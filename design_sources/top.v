==> flow/design.v <==
`timescale 1ns / 1ps
module mssd(
        input wire clk,
        input wire [31:0] value,
        input wire [7:0] dpValue,
        output wire [6:0] display,
        output wire DP,
        output wire [3:0] AN
    );
    reg [1:0] idx;
    reg [31:0] count = 0;
    assign AN = ~(4'b0001 << idx);
    assign DP = ~dpValue >> idx;
    always@(posedge clk) begin
        if(count == 100000) begin
            count <= 0;
            idx <= idx + 1;
        end else begin
            count <= count + 1;
        end
    end
    ssd ssd0(.value(value[idx*4 +: 4]),
        .display(display)
    );
endmodule
`timescale 1ns / 1ps
module ssd(
        input wire [3:0] value,
        output reg [6:0] display
    );
    always@(*) begin
        case(value)
            0: display = ~7'b0111111;
            1: display = ~7'b0000110;
            2: display = ~7'b1011011;
            3: display = ~7'b1001111;
            4: display = ~7'b1100110;
            5: display = ~7'b1101101;
            6: display = ~7'b1111101;
            7: display = ~7'b0000111;
            8: display = ~7'b1111111;
            9: display = ~7'b1101111;
            10: display = ~7'b1110111;
            11: display = ~7'b1111100;
            12: display = ~7'b0111001;
            13: display = ~7'b1011110;
            14: display = ~7'b1111001;
            15: display = ~7'b1110001;
        endcase
    end
endmodule
`timescale 1ns / 1ps
module top(
        input wire          CLK100MHZ, 
        input wire          RsRx,
        output wire         RsTx,
        output wire [6:0]   seg,
        output wire [3:0]   an,
        output wire         dp
    );
    wire [7:0] data_received;
    wire data_ready;               
    wire [31:0] extended_data = {24'b0, data_received};  
    uart_rx uart_rx_inst (
        .clk(CLK100MHZ),
        .rx(RsRx),
        .data_out(data_received),
        .data_ready(data_ready)
    );
    uart_tx uart_tx_inst (
        .clk(CLK100MHZ),
        .tx(RsTx),
        .data_in(data_received),
        .tx_en(data_ready),
        .busy()
    );
    mssd mssd_inst (
        .clk(CLK100MHZ),
        .value(extended_data),
        .dpValue(8'b00000000),
        .display(seg),
        .DP(dp),
        .AN(an)
    );
endmodule
`timescale 1ns / 1ps
module uart_rx(
        input clk,
        input rx,        
        output reg[7:0] data_out,
        output reg data_ready
    );
    parameter BAUD_RATE = 9600;
    parameter CLOCK_FREQ = 100000000;                        
    localparam CLOCK_PER_BIT = CLOCK_FREQ / BAUD_RATE;      
    localparam STATE_IDLE = 2'b00,
               STATE_START = 2'b01,
               STATE_DATA = 2'b10,
               STATE_STOP = 2'b11;
    reg [1:0] state;                                         
    reg [13:0] counter;                                     
    reg [2:0] bit_index;                    
    reg [7:0] shift_reg;
    always@(posedge clk) begin
            case (state)
                STATE_IDLE: begin
                    data_ready <= 0;                         
                    if (rx == 0) begin                       
                        counter <= CLOCK_PER_BIT >> 1;       
                        state <= STATE_START;                
                        end  
                end
                STATE_START: begin
                    if (counter > 0) begin                   
                        counter <= counter - 1;
                    end else begin
                        if (rx == 0) begin                   
                            counter <= CLOCK_PER_BIT - 1;    
                            bit_index <= 0;                  
                            state <= STATE_DATA;             
                        end else begin
                            state <=  STATE_IDLE;            
                        end
                    end
                end
                STATE_DATA: begin
                    if (counter > 0) begin                   
                        counter <= counter - 1;
                    end else begin                           
                        shift_reg[bit_index] <= rx;          
                        counter <= CLOCK_PER_BIT - 1;        
                        if (bit_index < 7)                   
                            bit_index <= bit_index + 1;
                        else                                 
                            state <= STATE_STOP;
                        end
                end
                STATE_STOP: begin
                    if (counter > 0) begin                   
                        counter <= counter - 1;
                    end else begin
                        state <= STATE_IDLE;                 
                        if (rx == 1) begin                     
                            data_out <= shift_reg;           
                            data_ready <= 1;                 
                        end  
                    end
                end   
            endcase
        end 
endmodule
`timescale 1ns / 1ps
module uart_tx(
    input wire      clk,
    input [7:0]     data_in,
    input wire      tx_en,  
    output reg      tx,  
    output reg      busy
    );
    parameter   BAUD_RATE = 9600;
    parameter   CLOCK_FREQ = 100000000;  
    localparam  CLOCK_PER_BIT = CLOCK_FREQ / BAUD_RATE;
    localparam  STATE_IDLE=2'b00,
                STATE_START=2'b01,
                STATE_DATA=2'b10,
                STATE_STOP=2'b11;
    reg [13:0]  counter;
    reg [2:0]   bit_index;
    reg [7:0]   data_byte;    
    reg [1:0]   state;
    always@(posedge clk) begin
        case (state) 
            STATE_IDLE: begin
                tx <= 1'b1;                          
                counter <= CLOCK_PER_BIT >> 1;       
                busy <= 0;                           
                if (tx_en && !busy) begin            
                    data_byte <= data_in;            
                    state <= STATE_START;            
                    busy <= 1;                       
                end else
                    state <= STATE_IDLE;             
             end
             STATE_START: begin
                tx <= 0;                             
                if (counter > 0) begin
                    counter <= counter - 1;          
                end else begin                       
                    counter <= CLOCK_PER_BIT - 1;    
                    state <= STATE_DATA;             
                end  
             end
             STATE_DATA: begin                       
                tx <= data_byte[bit_index];          
                if (counter > 0) begin               
                    counter <= counter - 1;
                end else begin 
                    counter <= CLOCK_PER_BIT - 1;    
                    if (bit_index < 7) begin         
                        bit_index <= bit_index + 1;
                    end else begin                   
                        bit_index <= 0;              
                        state <= STATE_STOP;         
                    end
                end
              end
              STATE_STOP: begin
                tx <= 1;                             
                if (counter > 0)                     
                    counter <= counter - 1;
                else begin
                    counter <= CLOCK_PER_BIT - 1;    
                    state <= STATE_IDLE;             
                    end
                end
        endcase
      end   
endmodule
* Step by step through the tools: top
The steps from the RTL of top to its reports follow in flow order.
Lines are those of the file above, counted from 1.
Cell names lack the library's common part.
A cell with - has no value.
- Top :: top
- Clock input :: CLK100MHZ
- Cell library :: sky130hd
- Corner :: tt_025C_1v80

* After elaboration
Yosys after proc, flatten, opt, wreduce and memory -nomap, before mapping. Memory bits, and registers merged into a memory's read port (data or address), are not among the register bits. Print and check cells are not counted.
Yosys's memory passes give these memory sizes; they may raise the number of words (mostly to a power of two), join words into wider ones and drop unused or constant bits.
- $add $sub $neg :: 7
- Order comparisons :: 4
- Equality and inequality tests :: 21
- Shifts and indexed selects :: 6
- Muxes and demuxes :: 33
- Bitwise gates (word level) :: 7
- Reductions and logical operators :: 20
** Operators with widths (number)
- 14-bit 2-to-1 mux :: 6
- 14-bit case mux with 4-bit select :: 1
- 32-bit by 1-bit adder with 32-bit output (second input constant) :: 1
- 32-bit by 17-bit == test with 1-bit output (second input constant) :: 1
- 32-bit by 5-bit indexed select with 4-bit output :: 1
- 14-bit by 1-bit subtractor with 14-bit output (second input constant) :: 2
- 14-bit by 1-bit greater-than comparator with 1-bit output (second input constant) :: 2
- 14-bit case mux with 2-bit select :: 1
- 2-bit inequality test (second input constant) :: 11
- 2-bit 2-to-1 mux :: 10
- 2-bit case mux with 4-bit select :: 2
- 8-bit 2-to-1 mux :: 2
- 3-bit 2-to-1 mux :: 4
- 5-bit AND reduction :: 2
- 1-bit by 4-bit variable shift with 8-bit output :: 1
- 1-bit by 4-bit variable shift with 8-bit output (first input constant) :: 1
- 2-bit == test (second input constant) :: 4
- 4-bit nonzero test :: 2
- 8-bit by 2-bit >> shifter with 1-bit output (first input constant) :: 1
- 8-bit by 3-bit indexed select with 1-bit output :: 1
- 8-bit bitwise AND :: 1
- 8-bit bitwise OR :: 1
- 8-bit NOT :: 1
- 2-bit AND reduction :: 3
- 3-bit by 1-bit adder with 3-bit output (second input constant) :: 2
- 3-bit less-than comparator (second input constant) :: 2
- 3-bit AND reduction :: 2
- 3-bit OR reduction :: 2
Other operator kinds: 19; their cells: 28.
- Flip-flop bits (word level) :: 99
- Memory bits (read-only) :: 112
- Memory cells :: 1
** Memory list
- (name not given) :: words 16, bits a word 7, read ports 1, write ports 0, line 32 : case(value)

* Longest topological paths
Longest topological path by Yosys (ltp), each cell counted once; first at word level (registers and memories cut), then after technology mapping (sequential cells cut; the memories' decode and read muxes count).
- Depth in word-level cells :: 7
- ABC_AREA :: 0
- Depth in mapped cells :: 7
- Mapped depth without buffers :: 6

* After synthesis
Yosys stat after the flow's synthesis: flattened, memories mapped to cells. It holds for the ABC_AREA given above (unset counts as 0); a run with the other value may have another netlist.
** Cells by type (number)
- edfxtp_1 :: 48
- dfxtp_1 :: 55
- xor2_1 :: 30
- ha_1 :: 20
- xnor2_1 :: 25
- o21ai_0 :: 26
- nand2_1 :: 33
- nand4_1 :: 19
- nand3_1 :: 23
- nor2_1 :: 29
- nor4_1 :: 15
- inv_1 :: 24
- nor3_1 :: 17
- mux2i_1 :: 8
- a21oi_1 :: 14
- mux2_2 :: 6
- mux4_2 :: 3
- and2_1 :: 7
Other cell types: 31; their cells: 71.
- Cells in the netlist :: 473
- Synthesis area :: 4978.5 um^2
- Sequential area :: 2542.4 um^2
- Flip-flop cells :: 103
- Buffers :: 13
By module: a second synthesis without flattening, with its own total; a netlist apart from the flattened one above.
- Cells (unflattened synthesis) :: 467
- Area total of the unflattened synthesis :: 5121.2 um^2
Rows give one instance, submodules left out.
** By module
- uart_rx :: instances 1, cells 155, area 1866.8 um^2, seq. area 1101.1 um^2
- mssd :: instances 1, cells 165, area 1675.4 um^2, seq. area 700.7 um^2
- uart_tx :: instances 1, cells 114, area 1300.0 um^2, seq. area 740.7 um^2
- ssd :: instances 1, cells 32, area 275.3 um^2, seq. area 0.0 um^2
- top :: instances 1, cells 1, area 3.8 um^2, seq. area 0.0 um^2

* Worst setup path after synthesis
Source: OpenSTA report_checks on the synthesized netlist (no wires, ideal clock, input and output delay 20% of the period each), path of least setup slack; recovery checks are left aside. Register names are those of the netlist, which keeps one name where synthesis merged equal registers.
- Path type :: register -> register
- From :: register uart_rx_inst.counter[0]
- To :: register uart_rx_inst.shift_reg[0]
- Period :: 3400 ps
- Setup time :: 419 ps
- Launch time at the first pin :: 0 ps
- Arrival time :: 2719 ps
- Data required time :: 2981 ps
- Setup slack :: 262 ps
- Delay of the path :: 3138 ps
- Driving pins on the path :: 6
- Synthesis period reached :: 3138 ps
"delay of the path" is the arrival time less input delay plus setup time.
"driving pins on the path": output pins that drive a net of the path, with the launching flip-flop's if there is one; two outputs of one cell count as two.
"synthesis period reached" is the clock period less the worst setup slack; recovery checks do not enter. This is arithmetic on one report: input and output delays are still those of the set period (20% each).
Between the ends stands the longest chain of elaborated cells between them, by number of cells; it is not shown to be the way that was timed. Of several equally long chains one is given.
A line is the first line of the expression or statement that the cell stems from. Yosys adds cells for indexed reads and writes and turns some case tables into memories.
At most two assigning lines are given for a register; there are more.
The path ends at the enable pin of a flip-flop; only ways to that pin are counted.
- Cells stage by stage :: edfxtp_1 -> inv_1 -> ha_1 -> nor3b_1 -> nand4_1 -> a2111oi_0
- Cells in the longest elaborated chain :: 3
** RTL lines, path post-synthesis
- from (decl) :: line 101 : reg [13:0] counter;
- from (assign) :: line 109 : counter <= CLOCK_PER_BIT >> 1;
- from (assign) :: line 115 : counter <= counter - 1;
- 14-bit by 1-bit greater-than comparator with 1-bit output :: line 127 : if (counter > 0) begin
- 2-bit inequality test
- 2-bit AND reduction
- to (assign) :: line 130 : shift_reg[bit_index] <= rx;
- to (decl) :: line 103 : reg [7:0] shift_reg;

* Worst path after layout
From the final timing report of run A: the path of least setup slack in the routed layout; clock arrival at registers is part of the times.
The report prints the path's times to 10 ps; the period is as set.
- Path type :: register -> output
- From :: register mssd_inst.idx[0]
- To :: output seg[3]
- Period :: 1970 ps
- Output delay :: 390 ps
- Launch time at the first pin :: 350 ps
- Arrival time :: 2260 ps
- Data required time :: 1580 ps
- Setup slack :: -680 ps
- Driving pins on the path :: 9
Between the ends stands the longest chain of elaborated cells between them, by number of cells; it is not shown to be the way that was timed. Of several equally long chains one is given.
A memory read counts as a cell of the chain, while the word-level depth stops at memories.
- Cells stage by stage :: edfxtp_1 -> buf_6 -> mux2i_2 -> nor2_2 -> buf_4 -> buf_6 -> ha_4 -> mux4_2 -> buf_6
- Cells in the longest elaborated chain :: 2
** RTL lines, path after layout
- from (decl) :: line 10 : reg [1:0] idx;
- from (assign) :: line 17 : idx <= idx + 1;
- 32-bit by 5-bit indexed select with 4-bit output :: line 22 : ssd ssd0(.value(value[idx*4 +: 4]),
- memory 16 x 7 bit :: line 32 : case(value)
- to (decl) :: line 57 : output wire [6:0]   seg,

Appendix: measured runs

2 stored runs of top in the flow (synthesis by Yosys, layout by OpenROAD, sky130hd cells), in arbitrary order. Constraints: input delay and output delay 20% of the set period each, output load 0.01 pF.
By "clock period achieved" is meant the clock period of the run minus its worst setup slack. This is arithmetic on one report: input and output delays are still those of the set period (20% each).
By "allowed time less slack (worst setup path)" is meant the share of the clock period that the worst setup path is allowed (20% is reserved at inputs, 20% at outputs), minus its slack. Clock arrival times at its registers enter into it.
"power consumption" is the tool's figure for a default switching activity; nothing was simulated.
"allowed time less slack (worst setup path)" is known to 10 ps.

* Run A
** Files
==> flow/run.sh <==
#!/bin/bash
# the make line also repeats the synthesis and layout settings of config.mk as NAME=value (left out here)
make -C /OpenROAD-flow-scripts/flow DESIGN_CONFIG=/design/flow/config.mk WORK_HOME=/design/flow/orfs CLKGATE_MAP_FILE= finish
==> flow/config.mk <==
export PLATFORM = sky130hd
export DESIGN_NAME = top
export DESIGN_NICKNAME = top
export VERILOG_FILES = /design/flow/design.v
export SDC_FILE = /design/flow/constraint.sdc
export NUM_CORES = 4
export LEC_CHECK = 0
export CAP_MARGIN = 40
export CELL_PAD_IN_SITES_DETAIL_PLACEMENT = 0
export CORE_ASPECT_RATIO = 1.21
export CORE_MARGIN = 7
export CORE_UTILIZATION = 63
export GPL_ROUTABILITY_DRIVEN = 1
export GPL_TIMING_DRIVEN = 0
export HOLD_SLACK_MARGIN = 0.12
export PLACE_DENSITY_LB_ADDON = 0.29
export SETUP_SLACK_MARGIN = -0.11
export SLEW_MARGIN = 20
==> flow/constraint.sdc <==
create_clock -name core_clock -period 1.97 [get_ports {CLK100MHZ}]
set_input_delay 0.3940 -clock core_clock [delete_from_list [all_inputs] [get_ports {CLK100MHZ}]]
set_output_delay 0.3940 -clock core_clock [all_outputs]
set_load 0.01 [all_outputs]
** Results
- Worst setup slack after layout :: -679 ps
- Std-cell area (final layout) :: 5826.8 um^2
- Post-route worst hold slack :: 470 ps
- Power consumption :: 3.535 mW
- Utilization after layout :: 76.5 %
- Clock period achieved :: 2649 ps
- Summed negative setup slack :: -7742 ps
- Full die area :: 10598.9 um^2
- Allowed time less slack (worst setup path) :: 2260 ps
- Kind of the worst setup path :: register -> output
- Mapped cell area after synthesis :: 4978.5 um^2

* Run B
** Files
==> flow/run.sh <==
#!/bin/bash
# the make line also repeats the synthesis and layout settings of config.mk as NAME=value (left out here)
make -C /OpenROAD-flow-scripts/flow DESIGN_CONFIG=/design/flow/config.mk WORK_HOME=/design/flow/orfs CLKGATE_MAP_FILE= finish
==> flow/config.mk <==
export PLATFORM = sky130hd
export DESIGN_NAME = top
export DESIGN_NICKNAME = top
export VERILOG_FILES = /design/flow/design.v
export SDC_FILE = /design/flow/constraint.sdc
export NUM_CORES = 4
export LEC_CHECK = 0
export ABC_AREA = 1
export CAP_MARGIN = 20
export CORE_MARGIN = 2
export CORE_UTILIZATION = 57
export MIN_ROUTING_LAYER = met1
export PLACE_DENSITY = 0.82
export SETUP_SLACK_MARGIN = 0.84
export SLEW_MARGIN = 20
export TNS_END_PERCENT = 25
==> flow/constraint.sdc <==
create_clock -name core_clock -period 2.97 [get_ports {CLK100MHZ}]
set_input_delay 0.5940 -clock core_clock [delete_from_list [all_inputs] [get_ports {CLK100MHZ}]]
set_output_delay 0.5940 -clock core_clock [all_outputs]
set_load 0.01 [all_outputs]
** Results
- Summed negative setup slack :: 0 ps
- Allowed time less slack (worst setup path) :: 1990 ps
- Kind of the worst setup path :: register -> output
- Std-cell area (final layout) :: 6398.6 um^2
- Mapped cell area after synthesis :: 5729.2 um^2
- Power consumption :: 2.912 mW
- Full die area :: 10869.1 um^2
- Utilization after layout :: 65.5 %
- Worst setup slack after layout :: 382 ps
- Clock period achieved :: 2588 ps
- Post-route worst hold slack :: 450 ps
